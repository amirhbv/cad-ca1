==> flow/design.v <==
`timescale 1ns/1ns
module Controller(
    input clk,
    input rst,
    input start,
    input done,
    input one_done,
	output reg reset,
	output reg inc,
	output reg read,
	output reg resetk,
	output reg write,
	output reg incij
);
    reg [3 - 1:0] ns, ps;
    parameter [3 - 1:0]
        IDLE = 0,
        START = 1,
        READ = 2,
        WRITE_ONE = 3,
        READ_ONE = 4,
        DONE = 5;
    always @(posedge clk, posedge rst) begin
        if (rst) ps <= IDLE;
        else ps <= ns;
    end
    always @ (ps, start, done, one_done) begin
        case (ps)
            IDLE      : ns = start ? START : IDLE;
            START     : ns = READ;
            READ      : ns = done ? DONE : WRITE_ONE;
            WRITE_ONE : ns = one_done ? READ : READ_ONE;
            READ_ONE  : ns = WRITE_ONE;
            DONE      : ns = DONE;
            default: ns = IDLE;
        endcase
    end
    always @ (ps) begin
        reset = 1'b0;
        inc = 1'b0;
        read = 1'b0;
        resetk = 1'b0;
        write = 1'b0;
        incij = 1'b0;
        case (ps)
            START: begin
                resetk = 1'b1;
            end
            READ: begin
                reset = 1'b1;
                inc = 1'b1;
                read = 1'b1;
            end
            WRITE_ONE: begin
                write = 1'b1;
            end
            READ_ONE: begin
                incij = 1'b1;
            end
        endcase
    end
endmodule
`timescale 1ns/1ns
module Counter(
    input clk,
    input rst,
    input en,
    output [32 - 1:0] out
);
 	wire [32 - 1:0] next_out = out + 1;
	Register #(.WORD_LENGTH(32)) counter_register(
		.clk(clk),
        .rst(rst),
		.ld(en),
		.in(next_out),
		.out(out)
	);
endmodule
`timescale 1ns/1ns
module Datapath(
    input clk,
    input rst,
    input [25 - 1:0] data_in,
	input reset,
	input inc,
	input read,
	input resetk,
	input write,
	input incij,
    output done,
    output one_done,
    output [25 - 1:0] data_out
);
    wire [32 - 1:0] ij_counter_result;
    Counter ij_counter(
        .clk(clk),
        .rst(reset),
		.en(incij),
		.out(ij_counter_result)
    );
    assign one_done = ij_counter_result == 25;
    wire [3:0] i = ij_counter_result % 5;
    wire [3:0] j = ij_counter_result / 5;
    wire [5:0] input_selector = i * 5 + j;
    wire [25 - 1:0] current_page_data;
	Register #(.WORD_LENGTH(25)) input_register(
		.clk(clk),
        .rst(rst),
		.ld(read),
		.in(data_in),
		.out(current_page_data)
	);
    wire mux_output = current_page_data[input_selector];
    wire [32 - 1:0] page_counter_result;
    Counter page_counter(
        .clk(clk),
        .rst(resetk),
		.en(inc),
		.out(page_counter_result)
    );
    assign done = page_counter_result == 64;
    wire [5 - 1:0] write_index = i * 5 + (i * 2 + j * 3) % 5;
	Memory output_memory(
		.clk(clk),
        .rst(rst),
	    .mem_write(write),
	    .address_in(write_index),
	    .data_in(mux_output),
	    .data_out(data_out)
	);
endmodule
`timescale 1ns/1ns
module Memory(
	input clk,
	input rst,
	input mem_write,
	input [5 - 1:0] address_in,
	input data_in,
	output [25 - 1:0] data_out
);
	reg [25 - 1:0] data;
	assign data_out = data;
	always@(posedge clk) begin
		if(mem_write) begin
			data[address_in] <= data_in;
		end
	end
endmodule
`timescale 1ns/1ns
module Register #(parameter WORD_LENGTH = 25) (
	input clk,
    input rst,
    input ld,
	input [WORD_LENGTH - 1:0] in,
	output reg [WORD_LENGTH - 1:0] out
);
	always@(posedge clk, posedge rst) begin
		if (rst) begin
			out <= 0;
		end else if (ld) begin
			out <= in;
		end
	end
endmodule
`timescale 1ns/1ns
module Shifter(
    input clk,
    input rst,
    input start,
    input [25 - 1:0] data_in,
    output done,
    output one_done,
    output [25 - 1:0] data_out
);
	wire reset;
	wire inc;
	wire read;
	wire resetk;
	wire write;
	wire incij;
	Datapath datapath(
		.clk(clk),
		.rst(rst),
		.data_in(data_in),
		.reset(reset),
		.inc(inc),
		.read(read),
		.resetk(resetk),
		.write(write),
		.incij(incij),
		.done(done),
		.one_done(one_done),
		.data_out(data_out)
	);
	Controller controller(
		.clk(clk),
		.rst(rst),
		.start(start),
		.done(done),
		.one_done(one_done),
		.reset(reset),
		.inc(inc),
		.read(read),
		.resetk(resetk),
		.write(write),
		.incij(incij)
	);
endmodule
## Tool chain data of Shifter

What the tools print for Shifter, step after step.
Lines are those of the file above, counted from 1.
Operators carry their Yosys type and port widths (W data, S select, Z words).
Cell names lack the library's common part.
Not given: -

| design | value |
|---|---|
| top module | Shifter |
| clock | clk |
| library | sky130hd |
| timing corner | tt_025C_1v80 |

## Word-level counts

Yosys after proc, flatten, opt, wreduce and memory -nomap, before mapping. Enables and synchronous resets that opt folds into registers are not counted as muxes. Memory bits, and registers merged into a memory's read port (data or address), are not among the register bits. Print and check cells are not counted. Equal cells are merged and count once.

| word-level totals | value |
|---|---|
| bits in registers | 117 |
| input port bits | 28 |
| output and inout bits | 27 |
| cells after elaboration | 38 |

| cells by class | value |
|---|---|
| add/sub/neg operators | 6 |
| multiply operators | 2 |
| div/mod/pow operators | 3 |
| eq/ne operators | 7 |
| shifts and indexed selects | 3 |
| muxes and demuxes | 8 |
| bitwise operators | 3 |
| reductions and logical operators | 1 |

Operator list:

| cell | count |
|---|---|
| $mod A32 B3 Y32 const B | 2 |
| $div A32 B3 Y32 const B | 1 |
| $add A32 B1 Y32 const B | 2 |
| $eq A32 B5 Y1 const B | 1 |
| $eq A32 B7 Y1 const B | 1 |
| $add A5 B32 Y32 | 1 |
| $shift A1 B6 Y25 | 1 |
| $shift A1 B6 Y25 const A | 1 |
| $and A25 B25 Y25 | 1 |
| $or A25 B25 Y25 | 1 |
| $shiftx A25 B6 Y1 | 1 |
| $not A25 Y25 | 1 |
| $mul A4 B3 Y6 const B | 1 |
| $pmux W3 S6 | 1 |
| $mul A4 B2 Y6 const B | 1 |
| $eq A3 B2 Y1 const B | 2 |
| $eq A3 B3 Y1 const B | 2 |
| $neg A5 Y6 | 1 |
| $add A6 B4 Y6 | 1 |
| $mux W3 | 2 |
| $add A5 B5 Y5 | 1 |
| $mux W1 | 5 |
| $eq A3 B1 Y1 const B | 1 |
| $logic_not A3 Y1 | 1 |

## Depth

Longest topological path by Yosys (ltp), each cell counted once; first at word level (registers and memories cut), then after technology mapping (sequential cells cut; the memories' decode and read muxes count).

| depth | value |
|---|---|
| depth in word-level cells | 10 |
| ABC_AREA | 0 |
| gate-level depth with buffers | 100 |
| depth with buffers taken out | 87 |

## Synthesis result

Source: synth_stat.txt of the flow (Yosys; design flattened, memories mapped). It holds for the ABC_AREA given above (unset counts as 0); a run with the other value may have another netlist.

| mapped netlist | value |
|---|---|
| standard cells after synthesis | 1,467 |
| mapped area | 12,086.6 um^2 |
| sequential area | 3,104.2 um^2 |
| flip-flop cells | 119 |
| buffer cells | 98 |

Cells by type:

| cell | count | area in all (um^2) |
|---|---|---|
| dfrtp_1 | 93 | 2.33E+03 |
| edfxtp_1 | 25 | 750.72 |
| xnor2_1 | 71 | 621.846 |
| ha_1 | 38 | 475.456 |
| nand2_1 | 124 | 465.446 |
| nor2_1 | 123 | 461.693 |
| a21oi_1 | 71 | 355.341 |
| mux2_2 | 31 | 349.085 |
| o21ai_0 | 62 | 310.298 |
| mux2i_1 | 29 | 290.278 |
| nor3_1 | 55 | 275.264 |
| clkbuf_1 | 69 | 258.998 |
| nand3_1 | 50 | 250.24 |
| inv_1 | 66 | 247.738 |
| xor2_1 | 23 | 201.443 |
| nand4_1 | 32 | 200.192 |
| nor4_1 | 30 | 187.68 |
| mux4_2 | 7 | 157.651 |

Other cell types: 99; their cells: 468.
By module: a second synthesis without flattening, with its own total; a netlist apart from the flattened one above.

| second synthesis, totals | value |
|---|---|
| cells (unflattened synthesis) | 1,410 |
| area (unflattened synthesis) | 12,843.6 um^2 |

Each row is one instance without its submodules.

Modules:

| module | times used | cells | area (um^2) |
|---|---|---|---|
| Datapath | 1 | 860 | 5,864.4 |
| Register (WORD_LENGTH=32) | 2 | 69 | 1,348.8 |
| Memory | 1 | 152 | 1,692.9 |
| Counter | 2 | 96 | 684.4 |
| Register (WORD_LENGTH=25) | 1 | 54 | 1,037.2 |
| Controller | 1 | 14 | 182.7 |
| Shifter | 1 | 0 | 0.0 |

## Worst setup path after synthesis

Path of least setup slack by OpenSTA after synthesis, without wires, with an ideal clock, recovery checks aside; 20% of the period is set as input and as output delay. Where synthesis merged equal registers, the netlist keeps one of their names.

| timing after synthesis | value |
|---|---|
| path kind | register to register |
| start point | register datapath.ij_counter.counter_register.out[28] |
| end point | register datapath.output_memory.data[5] |
| clock period | 31.6 ns |
| setup time | 0.256 ns |
| time at the first pin | 0.000 ns |
| data arrival time | 19.459 ns |
| required time | 31.344 ns |
| path slack | 11.884 ns |
| path delay | 19.715 ns |
| stages | 94 |
| period reached after synthesis | 19.716 ns |

"path delay" is the arrival time less input delay plus setup time.
"stages" counts driving pins, that of a launching flip-flop among them; a cell with two outputs on the path counts twice.
"period reached after synthesis" = period - worst setup slack (recovery checks aside). The figure is calculated, with input and output delays left at 20% of the set period.
The rows between start and end are the longest chain of elaborated cells between them; the timing report does not say that the signal goes this way. Where chains are equally long, one stands for them.
Each line given opens the expression or statement behind the cell; cells for indexed reads and writes are added by Yosys, which also makes memories of some case tables.

| between the ends, after synthesis | value |
|---|---|
| cells stage by stage | dfrtp_1 > buf_2 > nor2b_1 > xor2_1 > a211o_1 > mux2i_2 > nor4_1 > or4_1 > buf_2 > o21ai_4 > nor2_1 > or4_1 > buf_2 > and2_4 > buf_6 > or3_1 > mux2_2 > a21boi_2 > [58 not listed] > inv_1 > ha_1 > o21ai_1 > o2111ai_1 > nor2_1 > xnor2_1 > ha_1 > inv_1 > fa_1 > inv_1 > a21o_1 > a21oi_1 > xnor2_1 > xnor2_2 > xnor2_2 > mux2_2 > or2_1 > a22o_1 |
| cells in the longest elaborated chain | 10 |

Ends and longest elaborated chain, after synthesis:

| what | line | source |
|---|---|---|
| start: declaration | 155 | `output reg [WORD_LENGTH - 1:0] out` |
| start: assignment | 159 | `out <= 0;` |
| start: assignment | 161 | `out <= in;` |
| $div A32 B3 Y32 | 103 | `wire [3:0] j = ij_counter_result / 5;` |
| $mul A4 B2 Y6 | 122 | `wire [5 - 1:0] write_index = i * 5 + (i * 2 + j * 3) % 5;` |
| $add A5 B32 Y32 | 122 |  |
| $mod A32 B3 Y32 | 122 |  |
| $add A5 B5 Y5 | 122 |  |
| $neg A5 Y6 | 145 | `data[address_in] <= data_in;` |
| $shift A1 B6 Y25 | 145 |  |
| $not A25 Y25 | 145 |  |
| $and A25 B25 Y25 | 145 |  |
| $or A25 B25 Y25 | 145 |  |
| end: assignment | 145 |  |
| end: declaration | 141 | `reg [25 - 1:0] data;` |

## Timing after layout

Path of least setup slack in the final report of run B (OpenROAD, finished layout, wires in). Where an end is a register, its clock arrival counts in the times.

| timing after layout | value |
|---|---|
| path kind | register to register |
| start point | register datapath.ij_counter.counter_register.out[31] |
| end point | register datapath.output_memory.data[6] |
| clock period | 20.4 ns |
| setup time | 0.26 ns |
| time at the first pin | 0.42 ns |
| data arrival time | 19.59 ns |
| required time | 20.56 ns |
| path slack | 0.97 ns |
| stages | 86 |

The rows between start and end are the longest chain of elaborated cells between them; the timing report does not say that the signal goes this way. Where chains are equally long, one stands for them.

| between the ends, after layout | value |
|---|---|
| cells stage by stage | dfrtp_2 > nor4bb_1 > o21bai_1 > a221oi_2 > clkdlybuf4s15_2 > and4_1 > nor4_1 > nand2_1 > buf_4 > a211oi_1 > o21ai_1 > a2111oi_4 > buf_4 > a21oi_1 > o22ai_2 > a21boi_1 > o32ai_4 > o211ai_4 > [50 not listed] > nor2_1 > a21oi_2 > inv_1 > ha_1 > inv_1 > o21ai_1 > o2111ai_1 > nor2_2 > xnor2_1 > ha_1 > inv_1 > fa_2 > ha_2 > or2_4 > or3_1 > o31ai_2 > a21oi_1 > a2bb2oi_1 |
| cells in the longest elaborated chain | 10 |

Ends and longest elaborated chain, after layout:

| what | line | source |
|---|---|---|
| start: declaration | 155 | `output reg [WORD_LENGTH - 1:0] out` |
| start: assignment | 159 | `out <= 0;` |
| start: assignment | 161 | `out <= in;` |
| $div A32 B3 Y32 | 103 | `wire [3:0] j = ij_counter_result / 5;` |
| $mul A4 B2 Y6 | 122 | `wire [5 - 1:0] write_index = i * 5 + (i * 2 + j * 3) % 5;` |
| $add A5 B32 Y32 | 122 |  |
| $mod A32 B3 Y32 | 122 |  |
| $add A5 B5 Y5 | 122 |  |
| $neg A5 Y6 | 145 | `data[address_in] <= data_in;` |
| $shift A1 B6 Y25 | 145 |  |
| $not A25 Y25 | 145 |  |
| $and A25 B25 Y25 | 145 |  |
| $or A25 B25 Y25 | 145 |  |
| end: assignment | 145 |  |
| end: declaration | 141 | `reg [25 - 1:0] data;` |

==> results <==
2 stored runs of Shifter in the flow (synthesis by Yosys, layout by OpenROAD, sky130hd cells), in arbitrary order. Constraints: input delay and output delay 20% of the set period each, output load 0.01 pF.
"achieved clock period" is the run's clock period less its worst setup slack. It is reckoned from that one timing run; input and output delays stay at 20% of the period that was set.
"critical path time" is the time allowed to the run's worst setup path (the clock period less input and output delay, where it has them) less its slack. Clock arrival times count: a late capture clock shortens it, a late launch clock lengthens it.
By "power" is meant OpenSTA's value without simulated activity: inputs other than the clock are taken to toggle once in ten clock periods, and the tool carries that through the logic.

## Run A

==> flow/run.sh <==
#!/bin/bash
# the make line also repeats the synthesis and layout settings of config.mk as NAME=value (left out here)
make -C /OpenROAD-flow-scripts/flow DESIGN_CONFIG=/design/flow/config.mk WORK_HOME=/design/flow/orfs CLKGATE_MAP_FILE= finish
==> flow/config.mk <==
export PLATFORM = sky130hd
export DESIGN_NAME = Shifter
export DESIGN_NICKNAME = Shifter
export VERILOG_FILES = /design/flow/design.v
export SDC_FILE = /design/flow/constraint.sdc
export NUM_CORES = 4
export LEC_CHECK = 0
export CAP_MARGIN = 20
export CELL_PAD_IN_SITES_GLOBAL_PLACEMENT = 2
export CORE_MARGIN = 8
export CORE_UTILIZATION = 58
export CTS_CLUSTER_DIAMETER = 370
export GPL_ROUTABILITY_DRIVEN = 1
export MAX_ROUTING_LAYER = met5
export MIN_ROUTING_LAYER = met2
export PLACE_DENSITY_LB_ADDON = 0.23
export SLEW_MARGIN = 30
==> flow/constraint.sdc <==
create_clock -name core_clock -period 35.2 [get_ports {clk}]
set_input_delay 7.0400 -clock core_clock [delete_from_list [all_inputs] [get_ports {clk}]]
set_output_delay 7.0400 -clock core_clock [all_outputs]
set_load 0.01 [all_outputs]

Run A: no final report: placement broke off with FLW-0024

## Run B

==> flow/run.sh <==
#!/bin/bash
# the make line also repeats the synthesis and layout settings of config.mk as NAME=value (left out here)
make -C /OpenROAD-flow-scripts/flow DESIGN_CONFIG=/design/flow/config.mk WORK_HOME=/design/flow/orfs CLKGATE_MAP_FILE= finish
==> flow/config.mk <==
export PLATFORM = sky130hd
export DESIGN_NAME = Shifter
export DESIGN_NICKNAME = Shifter
export VERILOG_FILES = /design/flow/design.v
export SDC_FILE = /design/flow/constraint.sdc
export NUM_CORES = 4
export LEC_CHECK = 0
export CAP_MARGIN = 20
export CORE_MARGIN = 2
export CORE_UTILIZATION = 52
export SLEW_MARGIN = 20
==> flow/constraint.sdc <==
create_clock -name core_clock -period 20.4 [get_ports {clk}]
set_input_delay 4.0800 -clock core_clock [delete_from_list [all_inputs] [get_ports {clk}]]
set_output_delay 4.0800 -clock core_clock [all_outputs]
set_load 0.01 [all_outputs]

| result of run B | value |
|---|---|
| area of the standard cells in the finished layout | 14,286.2 um^2 |
| synthesized cell area | 12,086.6 um^2 |
| setup TNS | 0.000 ns |
| achieved clock period | 19.432 ns |
| post-layout utilization | 62.9 % |
| power | 0.5564 mW |
| worst slack on setup checks | 0.968 ns |
| critical path time | 19.43 ns |
| worst path kind | register to register |
| area inside the die boundary | 24,479.7 um^2 |
